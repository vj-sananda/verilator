==> flow/design.v <==
module fifo ( 
   full, empty, dataout,
   clk, rst, push, pop, datain
   );
   parameter width=8;
   parameter depth=4;
   parameter log2depth=2;
   input     clk,rst;
   input     push,pop;
   input [width-1:0] datain;
   output    full,empty;
   output [width-1:0] dataout;
   reg [width-1:0]    mem[0:depth-1];
   reg [log2depth-1:0]  rd_ptr,wr_ptr;
   reg [log2depth:0] 	cnt ,cnt_w ;
   reg 			full, empty;
   always @(posedge clk)
     if (rst)
       begin
	  cnt <= 0;
	  rd_ptr <=0 ;
	  wr_ptr <=0 ;
       end
     else
       begin
	  cnt <= cnt_w;
	  if (push)
	    begin
	       mem[wr_ptr] <= datain;
	       wr_ptr <= wr_ptr + 1;
	    end
	  if (pop)
	    rd_ptr <= rd_ptr + 1 ;
       end  
   always @*
     case({push,pop})
       2'b00,2'b11:begin
	  cnt_w = cnt ;
	  full = (cnt_w == depth);
	  empty = (cnt_w == 0);
       end
       2'b10: begin
	  cnt_w = cnt + 1;
	  full = (cnt_w == depth);
	  empty = 0;
       end
       2'b01: begin
	  cnt_w = cnt - 1;
	  full = 0;
	  empty = (cnt_w == 0);
       end
     endcase  
   wire [width-1:0]	       dataout = mem[rd_ptr] ;
endmodule  
# From RTL to reports: fifo
# What the tools print for fifo, step after step.
# Line numbers count from 1 in the design file above.
# Cell names lack the library's common part.
# Not given: -
dict set report design {
  design {fifo}
  clock {clk}
  lib {sky130hd}
  pvt_corner {tt_025C_1v80}
}

# Word-level counts
# Yosys after proc, flatten, opt, wreduce and memory -nomap, before mapping. Print and check cells are not counted. Equal cells are merged and count once.
# Memory sizes are those after Yosys's memory passes, which may raise the word count (mostly to a power of two), join words into wider ones and drop unused or constant bits.
dict set report bits {
  register_bits 7
  ramBits 32
  clocked_rd_ports_x_width 8
  n_memories 1
  inputBits 12
  out_inout_bits 10
  word_cells 28
}
dict set report classes {
  add_sub_neg 4
  equal 5
  muxes 11
  n_reduce_logical 4
}
# name size word_bits read_ports write_ports line_no
set memory_table {}
lappend memory_table {mem 4 8 1 1 13} ;# reg [width-1:0]    mem[0:depth-1];
# op count
set op_table {}
lappend op_table {{8-bit 2-to-1 mux} 2}
lappend op_table {{2-bit 2-to-1 mux} 4}
lappend op_table {{3-bit equality test (second input constant)} 2}
lappend op_table {{3-bit logical NOT} 2}
lappend op_table {{3-bit case mux with 2-bit select} 1}
lappend op_table {{1-bit case mux with 3-bit select} 2}
lappend op_table {{2-bit by 1-bit adder with 2-bit output (second input constant)} 2}
lappend op_table {{2-bit equality test (second input constant)} 2}
lappend op_table {{3-bit by 1-bit adder with 3-bit output (second input constant)} 1}
lappend op_table {{3-bit by 1-bit subtractor with 3-bit output (second input constant)} 1}
lappend op_table {{2-bit by 1-bit equality test with 1-bit output (second input constant)} 1}
lappend op_table {{2-bit logical NOT} 1}
lappend op_table {{2-bit OR reduction} 1}
lappend op_table {{1-bit 2-to-1 mux} 2}

# Logic depth
# Depth = most cells in a row (Yosys ltp): at word level without a register or memory, in the mapped netlist without a sequential cell, where the memories' decode and read muxes count.
dict set report logic_depth {
  ltp_word 3
  abc_area 1
  mapped_depth 8
  ltp_nobuf 8
}

# Mapped cells and area
# The flow's flattened synthesis, as Yosys stat reports it; memories are mapped. The netlist is that of the ABC_AREA named above (0 if unset); the other value can give another one.
# The area totals of this step are shown rounded.
dict set report mapped {
  mapped_cells 155
  yosys_area_mm2 0.00176
  seq_area_mm2 0.00114
  flip_flops 41
}
# type count type_area_um2
set by_type {}
lappend by_type {edfxtp_1 32 960.922}
lappend by_type {dfxtp_1 9 180.173}
lappend by_type {ha_1 10 125.12}
lappend by_type {nor2_1 24 90.086}
lappend by_type {o21ai_0 15 75.072}
lappend by_type {inv_1 19 71.318}
lappend by_type {o22ai_1 8 50.048}
lappend by_type {nand2_1 13 48.797}
lappend by_type {nand3_1 6 30.029}
lappend by_type {o21ai_2 3 26.275}
lappend by_type {buf_6 2 22.522}
lappend by_type {a21oi_1 4 20.019}
lappend by_type {nor3_1 3 15.014}
lappend by_type {xor2_1 1 8.758}
lappend by_type {a211oi_1 1 7.507}
lappend by_type {nor3b_1 1 7.507}
lappend by_type {or2_1 1 6.256}
lappend by_type {buf_2 1 5.005}
# Not listed: further types 2, cells in them 2.

# Timing after synthesis
# Source: OpenSTA report_checks on the synthesized netlist (no wires, ideal clock, input and output delay 20% of the period each), path of least setup slack; recovery checks are left aside. Register names are those of the netlist, which keeps one name where synthesis merged equal registers.
dict set report synth_path {
  path_kind {input-to-output}
  startpoint {input push}
  endpoint {output empty}
  tclk_ps 2810
  input_delay_ps 562
  output_delay_ps 562
  launch_ps 562
  arrival_time_ps 1286
  t_required_ps 2248
  slack_ps 962
  delay_ps 724
  path_stages 3
  path_buffers 0
  period_less_setup_slack_ps 1848
}
# "delay_ps" is the arrival time less input delay plus setup time.
# A path that ends at an output port has no setup time.
# "path_stages" counts driving pins, that of a launching flip-flop among them; a cell with two outputs on the path counts twice.
# "period_less_setup_slack_ps" = period - worst setup slack (recovery checks aside). The figure is calculated, with input and output delays left at 20% of the set period.
# Between the ends stands the longest chain of elaborated cells between them, by number of cells; it is not shown to be the way that was timed. Of several equally long chains one is given.
# A line is the first line of the expression or statement that the cell stems from. Yosys adds cells for indexed reads and writes and turns some case tables into memories.
dict set report synth_between {
  cell_sequence {inv_1 ha_1 o21ai_0}
  elab_chain_len 3
}
# item line_no
set synth_rtl {}
lappend synth_rtl {{from (decl)} 9} ;# input     push,pop;
lappend synth_rtl {{2-bit logical NOT} 36} ;# case({push,pop})
lappend synth_rtl {{2-bit OR reduction} 36}
lappend synth_rtl {{1-bit case mux with 3-bit select} 36}
lappend synth_rtl {{to (decl)} 11} ;# output    full,empty;

# Path in the finished layout
# From the final timing report of run A: the path of least setup slack in the routed layout; clock arrival at registers is part of the times.
# The report prints the path's times to 10 ps; the period is as set.
dict set report layout_path {
  path_kind {reg-to-output}
  startpoint {register cnt[1]}
  endpoint {output empty}
  tclk_ps 1170
  output_delay_ps 230
  launch_ps 290
  arrival_time_ps 1360
  t_required_ps 940
  slack_ps -420
  path_stages 9
  path_buffers 1
}
# Between the ends stands the longest chain of elaborated cells between them, by number of cells; it is not shown to be the way that was timed. Of several equally long chains one is given.
dict set report layout_between {
  cell_sequence {dfxtp_2 inv_4 ha_4 inv_4 nand2_4 nand2_2 nand3_2 o21ai_2 buf_2}
  elab_chain_len 3
}
# item line_no
set layout_rtl {}
lappend layout_rtl {{from (decl)} 15} ;# reg [log2depth:0] cnt ,cnt_w ;
lappend layout_rtl {{from (assign)} 20} ;# cnt <= 0;
lappend layout_rtl {{from (assign)} 26} ;# cnt <= cnt_w;
lappend layout_rtl {{3-bit by 1-bit subtractor with 3-bit output} 48} ;# cnt_w = cnt - 1;
lappend layout_rtl {{3-bit logical NOT} 50} ;# empty = (cnt_w == 0);
lappend layout_rtl {{1-bit case mux with 3-bit select} 36} ;# case({push,pop})
lappend layout_rtl {{to (decl)} 11} ;# output    full,empty;

Add stored flow runs of fifo

Module fifo, platform sky130hd: 2 stored runs of the flow (Yosys, OpenROAD) with differing settings, in no particular order. Input and output delays are each 20% of the period that was set; the output load is 0.01 pF.
"period_less_ws_ps" is the run's clock period less its worst setup slack. It is reckoned from that one timing run; input and output delays stay at 20% of the period that was set.
"worst_path_time_ps" means the part of the period allowed to the worst setup path (the constraints hold back 20% at inputs and 20% at outputs) less its slack; where the path has registers, the arrival times of their clocks count too.
"totalPower_uw": no workload was simulated; the value follows from the tool's default switching activity.
"worst_path_time_ps" is given in steps of 10 ps.
The measured numbers are rounded.

[flow] run A: files
==> flow/run.sh <==
#!/bin/bash
# the make line also repeats the synthesis and layout settings of config.mk as NAME=value (left out here)
make -C /OpenROAD-flow-scripts/flow DESIGN_CONFIG=/design/flow/config.mk WORK_HOME=/design/flow/orfs CLKGATE_MAP_FILE= finish
==> flow/config.mk <==
export PLATFORM = sky130hd
export DESIGN_NAME = fifo
export DESIGN_NICKNAME = fifo
export VERILOG_FILES = /design/flow/design.v
export SDC_FILE = /design/flow/constraint.sdc
export NUM_CORES = 4
export LEC_CHECK = 0
export ABC_AREA = 1
export CAP_MARGIN = 20
export CELL_PAD_IN_SITES_DETAIL_PLACEMENT = 0
export CORE_ASPECT_RATIO = 1.32
export CORE_MARGIN = 2
export CORE_UTILIZATION = 57
export GPL_ROUTABILITY_DRIVEN = 1
export GPL_TIMING_DRIVEN = 1
export PLACE_DENSITY_LB_ADDON = 0.02
export SLEW_MARGIN = 20
export TNS_END_PERCENT = 85
==> flow/constraint.sdc <==
create_clock -name core_clock -period 1.17 [get_ports {clk}]
set_input_delay 0.2340 -clock core_clock [delete_from_list [all_inputs] [get_ports {clk}]]
set_output_delay 0.2340 -clock core_clock [all_outputs]
set_load 0.01 [all_outputs]

[flow] run A: metrics
[metrics] yosys_chip_area_mm2 = 0.00176
[metrics] fin_hold_ws_ps = 200
[metrics] worst_path_time_ps = 1360
[metrics] timing.worst_path_kind = reg-to-output
[metrics] cell_area_final_mm2 = 0.00256
[metrics] period_less_ws_ps = 1589
[metrics] design_die_area_mm2 = 0.00355
[metrics] post_route_util_pct = 85.4
[metrics] totalPower_uw = 3280
[metrics] setup_worst_slack_ps = -419
[metrics] timing.setup.tns_ps = -3440

[flow] run B: files
==> flow/run.sh <==
#!/bin/bash
# the make line also repeats the synthesis and layout settings of config.mk as NAME=value (left out here)
make -C /OpenROAD-flow-scripts/flow DESIGN_CONFIG=/design/flow/config.mk WORK_HOME=/design/flow/orfs CLKGATE_MAP_FILE= finish
==> flow/config.mk <==
export PLATFORM = sky130hd
export DESIGN_NAME = fifo
export DESIGN_NICKNAME = fifo
export VERILOG_FILES = /design/flow/design.v
export SDC_FILE = /design/flow/constraint.sdc
export NUM_CORES = 4
export LEC_CHECK = 0
export CAP_MARGIN = 20
export CELL_PAD_IN_SITES_GLOBAL_PLACEMENT = 3
export CORE_MARGIN = 2
export CORE_UTILIZATION = 33
export CTS_CLUSTER_SIZE = 92
export HOLD_SLACK_MARGIN = -0.05
export PLACE_DENSITY = 0.88
export SLEW_MARGIN = 20
==> flow/constraint.sdc <==
create_clock -name core_clock -period 2.85 [get_ports {clk}]
set_input_delay 0.5700 -clock core_clock [delete_from_list [all_inputs] [get_ports {clk}]]
set_output_delay 0.5700 -clock core_clock [all_outputs]
set_load 0.01 [all_outputs]

[flow] run B: metrics
[metrics] yosys_chip_area_mm2 = 0.00173
[metrics] fin_hold_ws_ps = 539
[metrics] worst_path_time_ps = 1590
[metrics] timing.worst_path_kind = input-to-output
[metrics] cell_area_final_mm2 = 0.00216
[metrics] period_less_ws_ps = 2732
[metrics] design_die_area_mm2 = 0.00582
[metrics] post_route_util_pct = 42.7
[metrics] totalPower_uw = 1350
[metrics] setup_worst_slack_ps = 118
[metrics] timing.setup.tns_ps = 0
